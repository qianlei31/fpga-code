==> flow/design.v <==
module elec_register_cache(
	clk,
	rst_n,
	state,
	write_cache_en,
	addr,
	data_in,
	data_out
);
parameter LEN_SPI = 32 ;  
parameter BITS_CNT_SPI = 6 ;
parameter SPI_ADDR_LEN = 10;
parameter SPI_DATA_LEN = 16;
parameter SPI_CODE_LEN = 6;
parameter BITS_ADC = 12;  
parameter REC_LEN = 12;  
parameter DAC_AMP_LEN = 9;  
parameter ELE_NUM       = 1024;  
parameter ELE_CHEM_NUM  = 1024;  
parameter ELE_GROUP_WID = 16;    
input	clk;
input	rst_n;
input	[3:0] state;
input	write_cache_en;
input	[SPI_ADDR_LEN-1:0]	addr;
input	[SPI_DATA_LEN-1:0]	data_in;
output	data_out;
reg 	[1023:0] 	reg_cache;
always @(posedge clk or negedge rst_n) begin
	if(!rst_n)
		reg_cache <= 0;
	else if(write_cache_en) begin
		case(addr)
			0: reg_cache[15:0] <= data_in;
			1: reg_cache[31:16] <= data_in;
			2: reg_cache[47:32] <= data_in;
			3: reg_cache[63:48] <= data_in;
			4: reg_cache[79:64] <= data_in;
			5: reg_cache[95:80] <= data_in;
			6: reg_cache[111:96] <= data_in;
			7: reg_cache[127:112] <= data_in;
			8: reg_cache[143:128] <= data_in;
			9: reg_cache[159:144] <= data_in;
			10: reg_cache[175:160] <= data_in;
			11: reg_cache[191:176] <= data_in;
			12: reg_cache[207:192] <= data_in;
			13: reg_cache[223:208] <= data_in;
			14: reg_cache[239:224] <= data_in;
			15: reg_cache[255:240] <= data_in;
			16: reg_cache[271:256] <= data_in;
			17: reg_cache[287:272] <= data_in;
			18: reg_cache[303:288] <= data_in;
			19: reg_cache[319:304] <= data_in;
			20: reg_cache[335:320] <= data_in;
			21: reg_cache[351:336] <= data_in;
			22: reg_cache[367:352] <= data_in;
			23: reg_cache[383:368] <= data_in;
			24: reg_cache[399:384] <= data_in;
			25: reg_cache[415:400] <= data_in;
			26: reg_cache[431:416] <= data_in;
			27: reg_cache[447:432] <= data_in;
			28: reg_cache[463:448] <= data_in;
			29: reg_cache[479:464] <= data_in;
			30: reg_cache[495:480] <= data_in;
			31: reg_cache[511:496] <= data_in;
			32: reg_cache[527:512] <= data_in;
			33: reg_cache[543:528] <= data_in;
			34: reg_cache[559:544] <= data_in;
			35: reg_cache[575:560] <= data_in;
			36: reg_cache[591:576] <= data_in;
			37: reg_cache[607:592] <= data_in;
			38: reg_cache[623:608] <= data_in;
			39: reg_cache[639:624] <= data_in;
			40: reg_cache[655:640] <= data_in;
			41: reg_cache[671:656] <= data_in;
			42: reg_cache[687:672] <= data_in;
			43: reg_cache[703:688] <= data_in;
			44: reg_cache[719:704] <= data_in;
			45: reg_cache[735:720] <= data_in;
			46: reg_cache[751:736] <= data_in;
			47: reg_cache[767:752] <= data_in;
			48: reg_cache[783:768] <= data_in;
			49: reg_cache[799:784] <= data_in;
			50: reg_cache[815:800] <= data_in;
			51: reg_cache[831:816] <= data_in;
			52: reg_cache[847:832] <= data_in;
			53: reg_cache[863:848] <= data_in;
			54: reg_cache[879:864] <= data_in;
			55: reg_cache[895:880] <= data_in;
			56: reg_cache[911:896] <= data_in;
			57: reg_cache[927:912] <= data_in;
			58: reg_cache[943:928] <= data_in;
			59: reg_cache[959:944] <= data_in;
			60: reg_cache[975:960] <= data_in;
			61: reg_cache[991:976] <= data_in;
			62: reg_cache[1007:992] <= data_in;
			63: reg_cache[1023:1008] <= data_in;			
		endcase
	end
	else if(state==4'b0010 || state==4'b0100)
		reg_cache <= {reg_cache[0],reg_cache[1023:1]};
end
assign data_out = reg_cache[0];
endmodule
# From RTL to reports: elec_register_cache
# Tool output for the design above, in the order of the flow.
# Line numbers count from 1 in the design file above.
# Cell names lack the library's common part.
# The mark -- stands for no value.
# design
top	elec_register_cache
clk_port	clk
lib	sky130hd
lib_corner	tt_025C_1v80

# Word level
# Yosys after proc, flatten, opt, wreduce and memory -nomap, before mapping. Memory bits, and registers merged into a memory's read port (data or address), are not among the register bits. Print and check cells are not counted. Equal cells are merged and count once.
# word_totals
regBits	1024
inputBits	33
out_inout_bits	1
word_cells	452
# classes
equal	129
muxes	192
n_reduce_logical	67
# op_table
cell	count
2-to-1 mux 16 bit	192
equality test 10 x 6 -> 1 bit (second input constant)	32
equality test 10 x 5 -> 1 bit (second input constant)	16
!= test 2 x 1 -> 1 bit (second input constant)	64
AND reduction 2 bit	64
equality test 10 x 4 -> 1 bit (second input constant)	8
equality test 10 x 3 -> 1 bit (second input constant)	4
equality test 10 x 2 -> 1 bit (second input constant)	2
equality test 10 x 1 -> 1 bit (second input constant)	1
logical NOT 10 bit	1
equality test 4 x 2 -> 1 bit (second input constant)	1
equality test 4 x 3 -> 1 bit (second input constant)	1
nonzero test 2 bit	1
logical OR 1 bit	1

# Depth
# Yosys ltp: most cells in a row. Word level: on the elaborated netlist, between registers, memories and ports. Mapped: between sequential cells and ports; inverters and the memories' decode and read muxes count.
# logic_depth
ltp_word	4
abc_area	0
ltp_mapped	8
depth_no_buf	4

# After synthesis
# Source: synth_stat.txt of the flow (Yosys; design flattened, memories mapped). It holds for the ABC_AREA given above (unset counts as 0); a run with the other value may have another netlist.
# The area totals of this step are shown rounded.
# types
type	count	type_area_um2
dfrtp_1	1024	2.56E+04
a21oi_1	1082	5.42E+03
nand3_1	1040	5.2E+03
o21ai_0	968	4.84E+03
clkbuf_1	440	1.65E+03
mux2i_1	48	480.461
buf_2	40	200.192
inv_1	48	180.173
and2_1	19	118.864
nor4b_2	5	75.072
nor4bb_1	6	60.058
buf_1	13	48.797
and4b_1	4	40.038
o21ai_1	8	40.038
and2_4	3	26.275
nor4_4	1	21.27
clkbuf_2	3	15.014
and4bb_2	1	12.512
# Not listed: further types 12, cells in them 14.
# synth_totals
stdcells	4767
area_um2	44200
seqArea_um2	25600
ffs	1024
buf_cells	498

# Timing after synthesis
# OpenSTA on the mapped netlist: ideal clock, no wires. The path of least setup slack (recovery checks aside). Input and output delay are each 20% of the period. Register names are those of the netlist, which keeps one name where synthesis merged equal registers.
# synth_path
path_kind	input port to flip-flop
from	in write_cache_en
to	reg reg_cache[0]
tclk_ns	4.44
input_delay_ns	0.888
setup_time_ns	0.137
launch_ns	0.888
arrival_time_ns	2.429
required_ns	4.303
setup_slack_ns	1.874
path_delay_ns	1.678
stages	8
path_buffers	5
period_less_setup_slack_ns	2.566
# "path_delay_ns" = arrival - input delay + setup time.
# "stages" counts driving pins, that of a launching flip-flop among them; a cell with two outputs on the path counts twice.
# "period_less_setup_slack_ns" = period - worst setup slack (recovery checks aside). The figure is calculated, with input and output delays left at 20% of the set period.
# The rows between start and end are the longest chain of elaborated cells between them; the timing report does not say that the signal goes this way. Where chains are equally long, one stands for them.
# A line is the first line of the expression or statement that the cell stems from. Yosys adds cells for indexed reads and writes and turns some case tables into memories.
# At most two assigning lines are given for a register; there are more.
# synth_between
path_cell_list	clkbuf_1 -> or4_1 -> buf_2 -> buf_2 -> clkbuf_1 -> clkbuf_1 -> nand3_1 -> o21ai_0
elab_chain_len	2
cells_between	4
cone_lines	1
classes_between	eq/ne: 1; mux: 1; reduce/logical: 2
# synth_rtl
item	line	source
start: declaration	24	input write_cache_en;
!= test 2 x 1 -> 1 bit	--
AND reduction 2 bit	--
end: assignment	34	0: reg_cache[15:0] <= data_in;
end: assignment	101	reg_cache <= {reg_cache[0],reg_cache[1023:1]};
end: declaration	28	reg [1023:0] reg_cache;

# Timing after layout
# Path of least setup slack in the final report of run 1 (OpenROAD, finished layout, wires in). Where an end is a register, its clock arrival counts in the times.
# layout_path
path_kind	input port to flip-flop
from	in addr[9]
to	reg reg_cache[459]
tclk_ns	1.72
input_delay_ns	0.34
setup_time_ns	0.09
launch_ns	0.34
arrival_time_ns	2.34
required_ns	2.32
setup_slack_ns	-0.02
stages	9
path_buffers	5
# The rows between start and end are the longest chain of elaborated cells between them; the timing report does not say that the signal goes this way. Where chains are equally long, one stands for them.
# At most two assigning lines are given for a register; there are more.
# layout_between
path_cell_list	clkdlybuf4s50_1 -> nor3b_4 -> buf_6 -> buf_6 -> buf_6 -> nand3_1 -> nand2_4 -> buf_12 -> mux2i_2
elab_chain_len	3
cells_between	5
cone_lines	2
classes_between	eq/ne: 2; mux: 2; reduce/logical: 1
# layout_rtl
item	line	source
start: declaration	25	input [SPI_ADDR_LEN-1:0] addr;
equality test 10 x 5 -> 1 bit	33	case(addr)
2-to-1 mux 16 bit	33
2-to-1 mux 16 bit	32	else if(write_cache_en) begin
end: assignment	62	28: reg_cache[463:448] <= data_in;
end: assignment	101	reg_cache <= {reg_cache[0],reg_cache[1023:1]};
end: declaration	28	reg [1023:0] reg_cache;

# Top module elec_register_cache; platform sky130hd; tools Yosys and OpenROAD; 2 stored runs in no particular order. Input and output delays are each 20% of the period that was set; the output load is 0.01 pF.
# "period_less_ws_ns" is the run's clock period less its worst setup slack. It is reckoned from that one timing run; input and output delays stay at 20% of the period that was set.
# "worst_path_allowed_less_slack_ns" means the part of the period allowed to the worst setup path (the constraints hold back 20% at inputs and 20% at outputs) less its slack; where the path has registers, the arrival times of their clocks count too.
# "power_mw" rests on the timing tool's default activity at the inputs, not on a simulated workload.
# Values from the reports are rounded here.
# Settings: -- = not set for that run.
# Results: -- = not shown.
run	period_ns	CORE_UTILIZATION	PLACE_DENSITY_LB_ADDON	CORE_MARGIN	CELL_PAD_IN_SITES_GLOBAL_PLACEMENT	GPL_TIMING_DRIVEN	GPL_ROUTABILITY_DRIVEN	CAP_MARGIN	SLEW_MARGIN	SETUP_SLACK_MARGIN	CELL_PAD_IN_SITES_DETAIL_PLACEMENT	ABC_AREA	CTS_CLUSTER_DIAMETER	MIN_ROUTING_LAYER	MAX_ROUTING_LAYER	final_setup_ws_ns	power_mw	synthesis_area_um2	setup_tns_ns	worst_path_allowed_less_slack_ns	timing.worst_path_kind	period_less_ws_ns	total_die_area_um2	post_route_util_frac
run 1	1.72	37	0.27	6	0	0	0	20	20	--	--	--	--	--	--	-0.024	71.6	44200	-0.024	1.40	input port to flip-flop	1.744	128000	0.473
run 2	3.49	50	--	2	--	--	--	20	20	0.47	2	1	91	met2	met4	--	--	--	--	--	--	--	--	--
# Run 2: no final report: placement broke off with DPL-0033
